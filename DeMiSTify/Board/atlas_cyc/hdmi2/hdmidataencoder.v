==> flow/design.v <==
module hdmidataencoder 
#(parameter FREQ=27000000, FS=48000, CTS=27000, N=6144) 
(
	input 			i_pixclk,
	input 			i_hSync,
	input 			i_vSync,
	input 			i_blank,
	input i_audio_enable,
	input [15:0] 	i_audioL,
	input [15:0] 	i_audioR,	
	output [3:0] 	o_d0,
	output [3:0] 	o_d1,
	output [3:0] 	o_d2,
	output 			o_data
);
localparam [191:0] channelStatus = (FS == 48000)?192'hc202004004:(FS == 44100)?192'hc200004004:192'hc203004004;
localparam [55:0] audioRegenPacket = {N[7:0], N[15:8], 8'h00, CTS[7:0], CTS[15:8], 16'h0000};
reg [23:0] audioPacketHeader;
reg [55:0] audioSubPacket[3:0];
reg [7:0] channelStatusIdx;
reg [16:0] audioTimer;
reg [16:0] ctsTimer;
reg [1:0] samplesHead;
reg [3:0] dataChannel0;
reg [3:0] dataChannel1;
reg [3:0] dataChannel2;
reg [23:0] packetHeader;
reg [55:0] subpacket[3:0];
reg [7:0] bchHdr;
reg [7:0] bchCode [3:0];
reg [4:0] dataOffset;
reg tercData;
reg [25:0] audioRAvgSum;
reg [25:0] audioLAvgSum;
reg [15:0] audioRAvg;
reg [15:0] audioLAvg;
reg [10:0] audioAvgCnt;
reg [15:0] counterX;
reg firstHSyncChange;
reg oddLine;
reg prevHSync;
reg prevBlank;
reg allowGeneration;
initial
begin
	audioPacketHeader<=0;
	audioSubPacket[0]<=0;
	audioSubPacket[1]<=0;
	audioSubPacket[2]<=0;
	audioSubPacket[3]<=0;
	channelStatusIdx<=0;
	audioTimer<=0;
	samplesHead<=0;
	ctsTimer = 0;
	dataChannel0<=0;
	dataChannel1<=0;
	dataChannel2<=0;
	packetHeader<=0;
	subpacket[0]<=0;
	subpacket[1]<=0;
	subpacket[2]<=0;
	subpacket[3]<=0;
	bchHdr<=0;
	bchCode[0]<=0;
	bchCode[1]<=0;
	bchCode[2]<=0;
	bchCode[3]<=0;
	dataOffset<=0;
	tercData<=0;
	oddLine<=0;
	counterX<=0;
	prevHSync = 0;
	prevBlank = 0;
	firstHSyncChange = 0;
	allowGeneration = 0;
	audioRAvg = 0;
	audioLAvg = 0;
	audioRAvgSum = 0;
	audioLAvgSum = 0;
	audioAvgCnt = 1;
end
function [7:0] ECCcode;	 
	input [7:0] code;
	input bita;
	input passthroughData;
	begin
		ECCcode = (code<<1) ^ (((code[7]^bita) && passthroughData)?(1+(1<<6)+(1<<7)):0);
	end
endfunction
task ECCu;
	output outbit;
	inout [7:0] code;
	input bita;
	input passthroughData;
	begin
		outbit <= passthroughData?bita:code[7];
		code <= ECCcode(code, bita, passthroughData);
	end
endtask
task ECC2u;
	output outbita;
	output outbitb;
	inout [7:0] code;
	input bita;
	input bitb;
	input passthroughData;
	begin
		outbita <= passthroughData?bita:code[7];
		outbitb <= passthroughData?bitb:(code[6]^(((code[7]^bita) && passthroughData)?1'b1:1'b0));
		code <= ECCcode(ECCcode(code, bita, passthroughData), bitb, passthroughData);
	end
endtask
task SendPacket;
	inout [32:0] pckHeader;
	inout [55:0] pckData0;
	inout [55:0] pckData1;
	inout [55:0] pckData2;
	inout [55:0] pckData3;
	input firstPacket;
begin
	dataChannel0[0]<=i_hSync;
	dataChannel0[1]<=i_vSync;
	dataChannel0[3]<=(!firstPacket || dataOffset)?1'b1:1'b0;
	ECCu(dataChannel0[2], bchHdr, pckHeader[0], dataOffset<24?1'b1:1'b0);
	ECC2u(dataChannel1[0], dataChannel2[0], bchCode[0], pckData0[0], pckData0[1], dataOffset<28?1'b1:1'b0);
	ECC2u(dataChannel1[1], dataChannel2[1], bchCode[1], pckData1[0], pckData1[1], dataOffset<28?1'b1:1'b0);
	ECC2u(dataChannel1[2], dataChannel2[2], bchCode[2], pckData2[0], pckData2[1], dataOffset<28?1'b1:1'b0);
	ECC2u(dataChannel1[3], dataChannel2[3], bchCode[3], pckData3[0], pckData3[1], dataOffset<28?1'b1:1'b0);
	pckHeader<=pckHeader[23:1];
	pckData0<=pckData0[55:2];
	pckData1<=pckData1[55:2];
	pckData2<=pckData2[55:2];
	pckData3<=pckData3[55:2];
	dataOffset<=dataOffset+5'b1;
end
endtask
task InfoGen;
	inout [16:0] _timer;
begin
	if (_timer >= CTS) begin
		packetHeader<=24'h000001;	 
		subpacket[0]<=audioRegenPacket;
		subpacket[1]<=audioRegenPacket;
		subpacket[2]<=audioRegenPacket;
		subpacket[3]<=audioRegenPacket;
		_timer <= _timer - CTS + 1;
	end else begin
		if (!oddLine) begin
			packetHeader<=24'h0D0282;	 
			subpacket[0]<=56'h00000000191046;
			subpacket[1]<=56'h00000000000000;
		end else begin
			packetHeader<=24'h0A0184;	 
			subpacket[0]<=56'h00000000001160;
			subpacket[1]<=56'h00000000000000;
		end
		subpacket[2]<=56'h00000000000000;
		subpacket[3]<=56'h00000000000000;
	end			
end
endtask
task AproximateAudio;
begin
	audioLAvgSum <= audioLAvgSum + i_audioL;
	audioRAvgSum <= audioRAvgSum + i_audioR;
	audioLAvg <= audioLAvgSum/audioAvgCnt;
	audioRAvg <= audioRAvgSum/audioAvgCnt;
	audioAvgCnt <= audioAvgCnt + 1;
end
endtask
task AudioGen;
begin
	if (!( allowGeneration && counterX >= 32 && counterX < 64)) begin
		if (audioTimer>=FREQ/1000) begin
			audioTimer<=audioTimer-FREQ/1000+FS/1000;
			audioPacketHeader<=audioPacketHeader|24'h000002|((channelStatusIdx==0?24'h100100:24'h000100)<<samplesHead);
			audioSubPacket[samplesHead]<=((audioLAvg<<8)|(audioRAvg<<32)
								|((^audioLAvg)?56'h08000000000000:56'h0)	 
								|((^audioRAvg)?56'h80000000000000:56'h0))	 
								^(channelStatus[channelStatusIdx]?56'hCC000000000000:56'h0);  
			if (channelStatusIdx<191)
				channelStatusIdx<=channelStatusIdx+8'd1;
			else
				channelStatusIdx<=0;
			samplesHead<=samplesHead+2'd1;
			audioLAvgSum <= 0;
			audioRAvgSum <= 0;
			audioAvgCnt <= 1;
		end else begin
			audioTimer<=audioTimer+FS/1000;
			AproximateAudio();
		end
	end else begin
		audioTimer<=audioTimer+FS/1000;
		AproximateAudio();		
		samplesHead<=0;
	end
end
endtask
task SendPackets;
	inout dataEnable;
begin
	if (counterX<32) begin
		dataEnable<=1;
		SendPacket(packetHeader, subpacket[0], subpacket[1], subpacket[2], subpacket[3], 1);
	end else if (counterX<64)	begin
		SendPacket(audioPacketHeader, audioSubPacket[0], audioSubPacket[1], audioSubPacket[2], audioSubPacket[3], 0);
	end else begin
		dataEnable<=0;
	end
end
endtask
always @(posedge i_pixclk)
begin
	AudioGen();
	if(allowGeneration & i_audio_enable) begin
		SendPackets(tercData);
	end else begin
		tercData<=0;
   end 	
	ctsTimer <= ctsTimer + 1;	
	if((prevBlank == 0) && (i_blank == 1)) 
		firstHSyncChange <= 1;
	if((prevBlank == 1) && (i_blank == 0)) 
		allowGeneration <= 0;
	if(prevHSync != i_hSync) begin
		if(firstHSyncChange) begin
			InfoGen(ctsTimer);
		   oddLine <= ! oddLine;
		   counterX  <= 0;
			allowGeneration <= 1;
		end else begin
		   counterX  <= counterX + 1;	
		end
		firstHSyncChange <= !firstHSyncChange;
	end else 
		counterX  <= counterX + 1;	
	prevBlank <= i_blank;
	prevHSync <= i_hSync;
end
assign o_d0 = dataChannel0;
assign o_d1 = dataChannel1;
assign o_d2 = dataChannel2;
assign o_data = tercData;
endmodule
Tool chain data of hdmidataencoder
What the tools print for hdmidataencoder, step after step.
Lines are those of the file above, counted from 1.
Cell names lack the library's common part.
{ "design": {"top_module": "hdmidataencoder", "clock_port": "i_pixclk", "cell_library": "sky130hd", "pvt_corner": "tt_025C_1v80"} }

Elaborated design
Yosys after proc, flatten, opt, wreduce and memory -nomap, before mapping. Print and check cells are not counted. Equal cells are merged and count once.
{ "word_totals": {"reg_bits": 37, "latchBits": 0, "ramBits": 0, "romBits": 0, "clocked_rd_ports_x_width": 0, "mem_count": 0, "input_bits": 37, "out_inout_bits": 13} }
{ "op_classes": {"add_sub_neg": 2, "multipliers": 0, "div": 0, "compare": 2, "eq_ne": 1, "shifts": 0, "mux": 35, "n_logic": 3, "n_reduce_logical": 8} }
{ "ops": {"columns": ["operator", "count"], "rows": [
  ["16-bit 2-to-1 mux", 2],
  ["1-bit 2-to-1 mux", 31],
  ["16-bit by 1-bit adder with 16-bit output with constant B", 1],
  ["16-bit by 6-bit < comparator with 1-bit output with constant B", 1],
  ["16-bit by 7-bit < comparator with 1-bit output with constant B", 1],
  ["1-bit by 5-bit logical OR with 1-bit output with constant A", 2],
  ["5-bit 2-to-1 mux", 2],
  ["5-bit by 1-bit adder with 5-bit output with constant B", 1],
  ["2-bit nonzero test", 2],
  ["1-bit logical AND", 2],
  ["1-bit inverter", 2],
  ["2-bit AND reduction", 1],
  ["1-bit != test", 1],
  ["1-bit AND", 1],
  ["1-bit zero test", 1]
]} }

Longest topological paths
Yosys ltp: most cells in a row. Word level: on the elaborated netlist, between registers, memories and ports. Mapped: between sequential cells and ports; inverters and the memories' decode and read muxes count.
{ "logic_depth": {"ltp_word": 5, "ABC_AREA": 1, "mapped_depth": 8, "mapped_depth_nobuf": 8} }

Synthesis result
Source: synth_stat.txt of the flow (Yosys; design flattened, memories mapped). It holds for the ABC_AREA given above (unset counts as 0); a run with the other value may have another netlist.
{ "mapped": {"stdcells": 169, "yosys_area_um2": 1392.6, "seqArea_um2": 650.6, "ff_cells": 28, "buffers": 11} }
{ "types": {"columns": ["cell", "count", "type_area_um2"], "rows": [
  ["dfxtp_1", 19, 380.365],
  ["edfxtp_1", 9, 270.259],
  ["nand2_1", 34, 127.622],
  ["inv_1", 21, 78.826],
  ["buf_4", 10, 75.072],
  ["nor2_1", 18, 67.565],
  ["nand3_1", 9, 45.043],
  ["ha_1", 3, 37.536],
  ["nor3_1", 7, 35.034],
  ["nor2_4", 3, 33.782],
  ["a21oi_1", 6, 30.029],
  ["xnor2_1", 3, 26.275],
  ["nand2_4", 2, 22.522],
  ["nand2_2", 3, 18.768],
  ["nand4_1", 3, 18.768],
  ["nor2_2", 3, 18.768],
  ["xor2_1", 2, 17.517],
  ["o21ai_0", 3, 15.014]
]} }
Other cell types: 10; their cells: 11.

Worst setup path after synthesis
Source: OpenSTA report_checks on the synthesized netlist (no wires, ideal clock, input and output delay 20% of the period each), path of least setup slack; recovery checks are left aside. Register names are those of the netlist, which keeps one name where synthesis merged equal registers.
{ "synth_timing": {"path_kind": "reg-to-reg", "start": "register counterX[10]", "end": "register dataChannel0[0]", "clock_period_ns": 1.47, "t_first_pin_ns": 0.000, "t_arrival_ns": 1.264, "required_ns": 1.087, "slack_ns": -0.177, "path_delay_ns": 1.647, "stages": 6, "path_buffers": 0, "synth_period_reached_ns": 1.647} }
"path_delay_ns" is the arrival time less input delay plus setup time.
"stages": output pins that drive a net of the path, with the launching flip-flop's if there is one; two outputs of one cell count as two.
"synth_period_reached_ns" is the clock period less the worst setup slack; recovery checks do not enter. This is arithmetic on one report: input and output delays are still those of the set period (20% each).
Between the ends stands the longest chain of elaborated cells between them, by number of cells; it is not shown to be the way that was timed. Of several equally long chains one is given.
Each line given opens the expression or statement behind the cell; cells for indexed reads and writes are added by Yosys, which also makes memories of some case tables.
At most two assigning lines are given for a register; there are more.
Only ways into the end's enable, where the timed path ends, are counted here.
{ "synth_between": {"cell_sequence": "dfxtp_1 > inv_1 > nand2_1 > nor3_1 > nand2_1 > nor3_1", "elab_chain_cells": 3} }
{ "synth_rtl": {"columns": ["element", "line", "source"], "rows": [
  ["from (decl)", 38, "reg [15:0] counterX;"],
  ["from (assign)", 233, "counterX <= counterX + 1;"],
  ["from (assign)", 237, "counterX <= counterX + 1;"],
  ["16-bit by 7-bit < comparator with 1-bit output", 206, "end else if (counterX<64) begin"],
  ["2-bit nonzero test", null, null],
  ["2-bit AND reduction", null, null],
  ["to (decl)", 24, "reg [3:0] dataChannel0;"]
]} }

Worst path after layout
Path of least setup slack in the final report of stored run 1 (OpenROAD, finished layout, wires in). Where an end is a register, its clock arrival counts in the times.
{ "layout_timing": {"path_kind": "reg-to-output", "start": "register dataChannel0[0]", "end": "output o_d0[0]", "clock_period_ns": 2.33, "t_first_pin_ns": 0.32, "t_arrival_ns": 1.21, "required_ns": 1.86, "slack_ns": 0.66, "stages": 2, "path_buffers": 1} }
{ "layout_between": {"cell_sequence": "edfxtp_1 > clkdlybuf4s50_1", "elab_chain_cells": 0} }
{ "layout_rtl": {"columns": ["element", "line", "source"], "rows": [
  ["from (decl)", 24, "reg [3:0] dataChannel0;"],
  ["to (decl)", 11, "output [3:0] o_d0,"]
]} }

Wiki page: hdmidataencoder / flow data

Measured data: module hdmidataencoder, platform sky130hd, 2 stored runs of the flow under differing settings, order arbitrary. Input and output delays are each 20% of the period that was set; the output load is 0.01 pF.
"clock_period_reached_ns" is the run's clock period less its worst setup slack. It is reckoned from that one timing run; input and output delays stay at 20% of the period that was set.
"worst_path_ns" means the part of the period allowed to the worst setup path (the constraints hold back 20% at inputs and 20% at outputs) less its slack; where the path has registers, the arrival times of their clocks count too.
"power_total_mw" rests on the timing tool's default activity at the inputs, not on a simulated workload.

Stored run 1
==> flow/run.sh <==
#!/bin/bash
# the make line also repeats the synthesis and layout settings of config.mk as NAME=value (left out here)
make -C /OpenROAD-flow-scripts/flow DESIGN_CONFIG=/design/flow/config.mk WORK_HOME=/design/flow/orfs CLKGATE_MAP_FILE= finish
==> flow/config.mk <==
export PLATFORM = sky130hd
export DESIGN_NAME = hdmidataencoder
export DESIGN_NICKNAME = hdmidataencoder
export VERILOG_FILES = /design/flow/design.v
export SDC_FILE = /design/flow/constraint.sdc
export NUM_CORES = 4
export LEC_CHECK = 0
export ABC_AREA = 1
export CAP_MARGIN = 25
export CELL_PAD_IN_SITES_GLOBAL_PLACEMENT = 0
export CORE_MARGIN = 2
export CORE_UTILIZATION = 45
export CTS_CLUSTER_DIAMETER = 44
export PLACE_DENSITY_LB_ADDON = 0.22
export SETUP_SLACK_MARGIN = 0.62
export SLEW_MARGIN = 35
export TNS_END_PERCENT = 25
==> flow/constraint.sdc <==
create_clock -name core_clock -period 2.33 [get_ports {i_pixclk}]
set_input_delay 0.4660 -clock core_clock [delete_from_list [all_inputs] [get_ports {i_pixclk}]]
set_output_delay 0.4660 -clock core_clock [all_outputs]
set_load 0.01 [all_outputs]

==> results of stored run 1, as JSON <==
{
  "worst_setup_slack_ns": 0.659,
  "final_cell_area_um2": 1514.0,
  "final_die_area_um2": 3555.7,
  "clock_period_reached_ns": 1.671,
  "holdWs_ns": 0.482,
  "tns_ns": 0.000,
  "yosys_chip_area_um2": 1392.6,
  "power_total_mw": 1.023,
  "util_frac": 0.504,
  "worst_path_ns": 1.21,
  "worstPathKind": "reg-to-output"
}

Stored run 2
==> flow/run.sh <==
#!/bin/bash
# the make line also repeats the synthesis and layout settings of config.mk as NAME=value (left out here)
make -C /OpenROAD-flow-scripts/flow DESIGN_CONFIG=/design/flow/config.mk WORK_HOME=/design/flow/orfs CLKGATE_MAP_FILE= finish
==> flow/config.mk <==
export PLATFORM = sky130hd
export DESIGN_NAME = hdmidataencoder
export DESIGN_NICKNAME = hdmidataencoder
export VERILOG_FILES = /design/flow/design.v
export SDC_FILE = /design/flow/constraint.sdc
export NUM_CORES = 4
export LEC_CHECK = 0
export ABC_AREA = 1
export CAP_MARGIN = 40
export CELL_PAD_IN_SITES_GLOBAL_PLACEMENT = 1
export CORE_MARGIN = 2
export CORE_UTILIZATION = 19
export CTS_CLUSTER_SIZE = 38
export MIN_ROUTING_LAYER = met1
export PLACE_DENSITY = 0.53
export SETUP_SLACK_MARGIN = 0.57
export SLEW_MARGIN = 20
==> flow/constraint.sdc <==
create_clock -name core_clock -period 2.73 [get_ports {i_pixclk}]
set_input_delay 0.5460 -clock core_clock [delete_from_list [all_inputs] [get_ports {i_pixclk}]]
set_output_delay 0.5460 -clock core_clock [all_outputs]
set_load 0.01 [all_outputs]

==> results of stored run 2, as JSON <==
{
  "worst_setup_slack_ns": 1.058,
  "final_cell_area_um2": 1586.5,
  "final_die_area_um2": 8029.9,
  "clock_period_reached_ns": 1.672,
  "holdWs_ns": 0.472,
  "tns_ns": 0.000,
  "yosys_chip_area_um2": 1392.6,
  "power_total_mw": 0.8330,
  "util_frac": 0.221,
  "worst_path_ns": 1.13,
  "worstPathKind": "reg-to-output"
}
